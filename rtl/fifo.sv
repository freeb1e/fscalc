==> flow/design.v <==
interface PE_data_if #(    
    parameter DATA_WIDTH = 16,
    parameter WEIGHT_WIDTH = 4,
    parameter RESULT_WIDTH = 16
    );
    logic [3:0][DATA_WIDTH-1:0] data_in;
    logic [WEIGHT_WIDTH-1:0]weight_in;
    logic [RESULT_WIDTH-1:0] result_out;
    modport pe_slave (
        input data_in,
        input weight_in,
        output result_out
    );
    modport pe_master (
        output data_in,
        output weight_in,
        input result_out
    );
endinterface
interface engine_if #(    
    parameter DATA_WIDTH = 16,
    parameter WEIGHT_WIDTH = 4,
    parameter RESULT_WIDTH = 16,
    parameter PE_NUM = 4
    );
    logic [WEIGHT_WIDTH-1:0] common_weight_in;
    logic [PE_NUM-1:0][3:0][DATA_WIDTH-1:0] data_in;
    logic [PE_NUM-1:0][RESULT_WIDTH-1:0] result_out;
    modport engine_slave (
        input common_weight_in,
        input data_in,
        output result_out
    );
    modport engine_master (
        output common_weight_in,
        output data_in,
        input result_out
    );
endinterface
interface adder_if #(
    parameter DATA_WIDTH = 16,
    parameter SHIFT_WIDTH = 3,
    parameter PE_NUM = 4
    )(input logic clk,input logic rst_n);
    logic [PE_NUM-1:0][DATA_WIDTH-1:0] data_in;
    logic [SHIFT_WIDTH-1:0] shift_amount;
    logic [DATA_WIDTH-1:0] sum_out;
    logic init;
    modport adder_slave (
        input clk,
        input rst_n,
        input data_in,
        input shift_amount,
        input init,
        output sum_out
    );
    modport adder_master (
        input clk,
        input rst_n,
        output data_in,
        output shift_amount,
        output init,
        input sum_out
    );
endinterface
module FIFO #(
    parameter WIDTH = 32,   
    parameter DEPTH = 4     
)(
    input  logic             clk,
    input  logic             rstn,  
    input  logic             push,
    input  logic [WIDTH-1:0] din,
    input  logic             pop,
    output logic [WIDTH-1:0] dout,  
    output logic             full,
    output logic             empty
);
    logic [WIDTH-1:0] mem [DEPTH];
    logic [$clog2(DEPTH)-1:0] wr_ptr;
    logic [$clog2(DEPTH)-1:0] rd_ptr;
    logic [$clog2(DEPTH):0]   cnt;
    assign full  = (cnt == DEPTH);
    assign empty = (cnt == 0);
    assign dout  = mem[rd_ptr]; 
    always_ff @(posedge clk or negedge rstn) begin
        if (!rstn) begin
            wr_ptr <= 0;
            rd_ptr <= 0;
            cnt    <= 0;
        end else begin
            if (push && (!full || pop)) begin
                mem[wr_ptr] <= din;
                if (wr_ptr == DEPTH-1) wr_ptr <= 0;
                else                   wr_ptr <= wr_ptr + 1;
            end
            if (pop && !empty) begin
                if (rd_ptr == DEPTH-1) rd_ptr <= 0;
                else                   rd_ptr <= rd_ptr + 1;
            end
            case ({push && (!full || pop), pop && !empty})
                2'b10: cnt <= cnt + 1;
                2'b01: cnt <= cnt - 1;
                default: ;
            endcase
        end
    end
endmodule
Reports on FIFO:

Tool output for the design above, in the order of the flow.
Line numbers count from 1 in the design file above.
Cell names lack the library's common part.
The mark - stands for no value.

* top module: FIFO
* clock port: clk
* cell library: sky130hd
* corner: tt_025C_1v80

Word-level counts:

Source: Yosys, flattened and elaborated. Widths are those after wreduce. Registers that Yosys merges into a memory's read port (data or address) are not register bits. Print and check cells do not count. Equal cells are merged and count once.

* $add $sub $neg: 4
* equality and inequality tests: 9
* muxes and demuxes: 4
* reductions and logical operators: 13

Operators with widths (number)
* 32-bit parallel mux with 4-bit select: 1
* 3-bit AND reduction: 4
* 2-bit == test (second input constant): 5
* 2-bit by 1-bit == test with 1-bit output (second input constant): 3
* 3-bit parallel mux with 2-bit select: 1
* 2-bit by 1-bit adder with 2-bit output (second input constant): 2
* 2-bit zero test: 2
* 2-bit 2-to-1 mux: 2
* 3-bit by 1-bit adder with 3-bit output (second input constant): 1
* 3-bit by 1-bit subtractor with 3-bit output (second input constant): 1
* 3-bit == test (second input constant): 1
* 3-bit zero test: 1
* 1-bit logical AND: 2
* 1-bit zero test: 2
* 2-bit nonzero test: 1
* 1-bit logical OR: 1

* register bits after elaboration: 135
* input bits: 36

Logic depth:

Depth = most cells in a row (Yosys ltp): at word level without a register or memory, in the mapped netlist without a sequential cell, where the memories' decode and read muxes count.

* depth after elaboration: 6
* ABC_AREA: 0
* mapped depth: 9

Mapped cells and area:

The flow's flattened synthesis, as Yosys stat reports it; memories are mapped. The netlist is that of the ABC_AREA named above (0 if unset); the other value can give another one.
The area totals of this step are shown rounded.

Cell types
* edfxtp_1: number 128, total area 3.84E+03 µm²
* a222oi_1: number 32, total area 320.307 µm²
* mux2i_1: number 32, total area 320.307 µm²
* dfrtp_1: number 7, total area 175.168 µm²
* inv_1: number 42, total area 157.651 µm²
* ha_1: number 9, total area 112.608 µm²
* and3_2: number 4, total area 30.029 µm²
* buf_2: number 6, total area 30.029 µm²
* clkbuf_1: number 8, total area 30.029 µm²
* mux2_1: number 2, total area 22.522 µm²
* mux2_2: number 2, total area 22.522 µm²
* fa_1: number 1, total area 20.019 µm²
* xor2_1: number 2, total area 17.517 µm²
* nor3b_2: number 1, total area 12.512 µm²
* a21boi_2: number 1, total area 11.261 µm²
* nor2_1: number 3, total area 11.261 µm²
* xnor2_1: number 1, total area 8.758 µm²
* nand2b_1: number 1, total area 6.256 µm²

Other cell types: 3; their cells: 3.

* mapped cells: 285
* chip area (Yosys): 5170 µm²
* flip-flops: 135

Path before layout:

Path of least setup slack by OpenSTA after synthesis, without wires, with an ideal clock, recovery checks aside; 20% of the period is set as input and as output delay. Where synthesis merged equal registers, the netlist keeps one of their names.

* kind: reg-to-output
* from: reg rd_ptr[0]
* to: out dout[0]
* clock period: 3.24 ns
* external output delay: 0.648 ns
* time at the first pin: 0.000 ns
* arrival time: 1.386 ns
* data required time: 2.592 ns
* path slack: 1.206 ns
* path delay: 1.386 ns
* stages on the path: 6
* buffers on the path: 2
* synthesis period reached: 2.034 ns

"path delay" = arrival - input delay + setup time.
At an output port there is no setup time.
"stages on the path": output pins that drive a net of the path, with the launching flip-flop's if there is one; two outputs of one cell count as two.
"synthesis period reached" = period - worst setup slack (recovery checks aside). The figure is calculated, with input and output delays left at 20% of the set period.
Between the ends stands the longest chain of elaborated cells between them, by number of cells; it is not shown to be the way that was timed. Of several equally long chains one is given.
A line is the first line of the expression or statement that the cell stems from. Yosys adds cells for indexed reads and writes and turns some case tables into memories.
A register here has more assigning lines than the two given.

* path through: dfrtp_1 inv_1 ha_1 clkbuf_1 buf_2 mux2i_1
* length of the longest elaborated chain: 2
* elaborated cells on any way between the ends: 5
* those cells by class: eq/ne (3); mux (1); reduce/logical (1)

Ends and longest elaborated chain, post-synthesis
* start, declared: RTL line 81 `logic [$clog2(DEPTH)-1:0] rd_ptr;`
* start, assigned: RTL line 89 `rd_ptr <= 0;`
* start, assigned: RTL line 99 `else                   rd_ptr <= rd_ptr + 1;`
* 2-bit == test: RTL line 85 `assign dout  = mem[rd_ptr];`
* 32-bit parallel mux with 4-bit select: RTL line 85
* end, declared: RTL line 75 `output logic [WIDTH-1:0] dout,`

Worst path after layout:

Path of least setup slack in the final report of run 1 (OpenROAD, finished layout, wires in). Where an end is a register, its clock arrival counts in the times.

* kind: reg-to-output
* from: reg rd_ptr[1]
* to: out dout[27]
* clock period: 2.59 ns
* external output delay: 0.52 ns
* time at the first pin: 0.41 ns
* arrival time: 1.98 ns
* data required time: 2.07 ns
* path slack: 0.09 ns
* stages on the path: 7
* buffers on the path: 2

Between the ends stands the longest chain of elaborated cells between them, by number of cells; it is not shown to be the way that was timed. Of several equally long chains one is given.
A register here has more assigning lines than the two given.

* path through: dfrtp_2 inv_1 ha_2 buf_12 a222oi_1 mux2i_1 dlygate4sd2_1
* length of the longest elaborated chain: 2
* elaborated cells on any way between the ends: 5
* those cells by class: eq/ne (3); mux (1); reduce/logical (1)

Ends and longest elaborated chain, after layout
* start, declared: RTL line 81 `logic [$clog2(DEPTH)-1:0] rd_ptr;`
* start, assigned: RTL line 89 `rd_ptr <= 0;`
* start, assigned: RTL line 99 `else                   rd_ptr <= rd_ptr + 1;`
* 2-bit == test: RTL line 85 `assign dout  = mem[rd_ptr];`
* 32-bit parallel mux with 4-bit select: RTL line 85
* end, declared: RTL line 75 `output logic [WIDTH-1:0] dout,`

Appendix: measured runs

Design FIFO on sky130hd. What follows are 2 stored runs of the flow, each under its own settings; their order means nothing. The constraints put input and output delay at 20% of the set period each and load the outputs with 0.01 pF.
"clock period achieved": clock period set for the run, less the worst setup slack. It is reckoned from that one timing run; input and output delays stay at 20% of the period that was set.
"time used up by the worst setup path" = time allowed to the worst setup path (clock period - input delay - output delay, where it has them) - its slack; a late launch clock adds to it, a late capture clock takes from it.
"total power after layout" rests on the timing tool's default activity at the inputs, not on a simulated workload.
The results are shown rounded.

### Run 1

Settings: `period_ns=2.59`, `CAP_MARGIN=20`, `CORE_MARGIN=2`, `CORE_UTILIZATION=40`, `SLEW_MARGIN=20`

- Post-synthesis cell area: 5170 µm²
- Area of the die: 13800 µm²
- Std-cell area (final layout): 6780 µm²
- Utilization in the final report: 0.537
- Worst setup slack after layout: 0.094 ns
- Sum of negative setup slack: 0.000 ns
- Post-route worst hold slack: 0.497 ns
- Total power after layout: 0.00772 W
- Clock period achieved: 2.496 ns
- Time used up by the worst setup path: 1.98 ns
- Worst path kind: reg-to-output

### Run 2

Settings: `period_ns=1.32`, `CORE_UTILIZATION=63`, `SETUP_SLACK_MARGIN=0.07`, `PLACE_DENSITY_LB_ADDON=0.16`, `CORE_MARGIN=9`, `ABC_AREA=0`, `GPL_ROUTABILITY_DRIVEN=1`, `CTS_CLUSTER_SIZE=65`, `CTS_CLUSTER_DIAMETER=21`, `CAP_MARGIN=5`, `SLEW_MARGIN=30`, `MIN_ROUTING_LAYER=met2`

Not finished: routing ended with error ODB-0269.
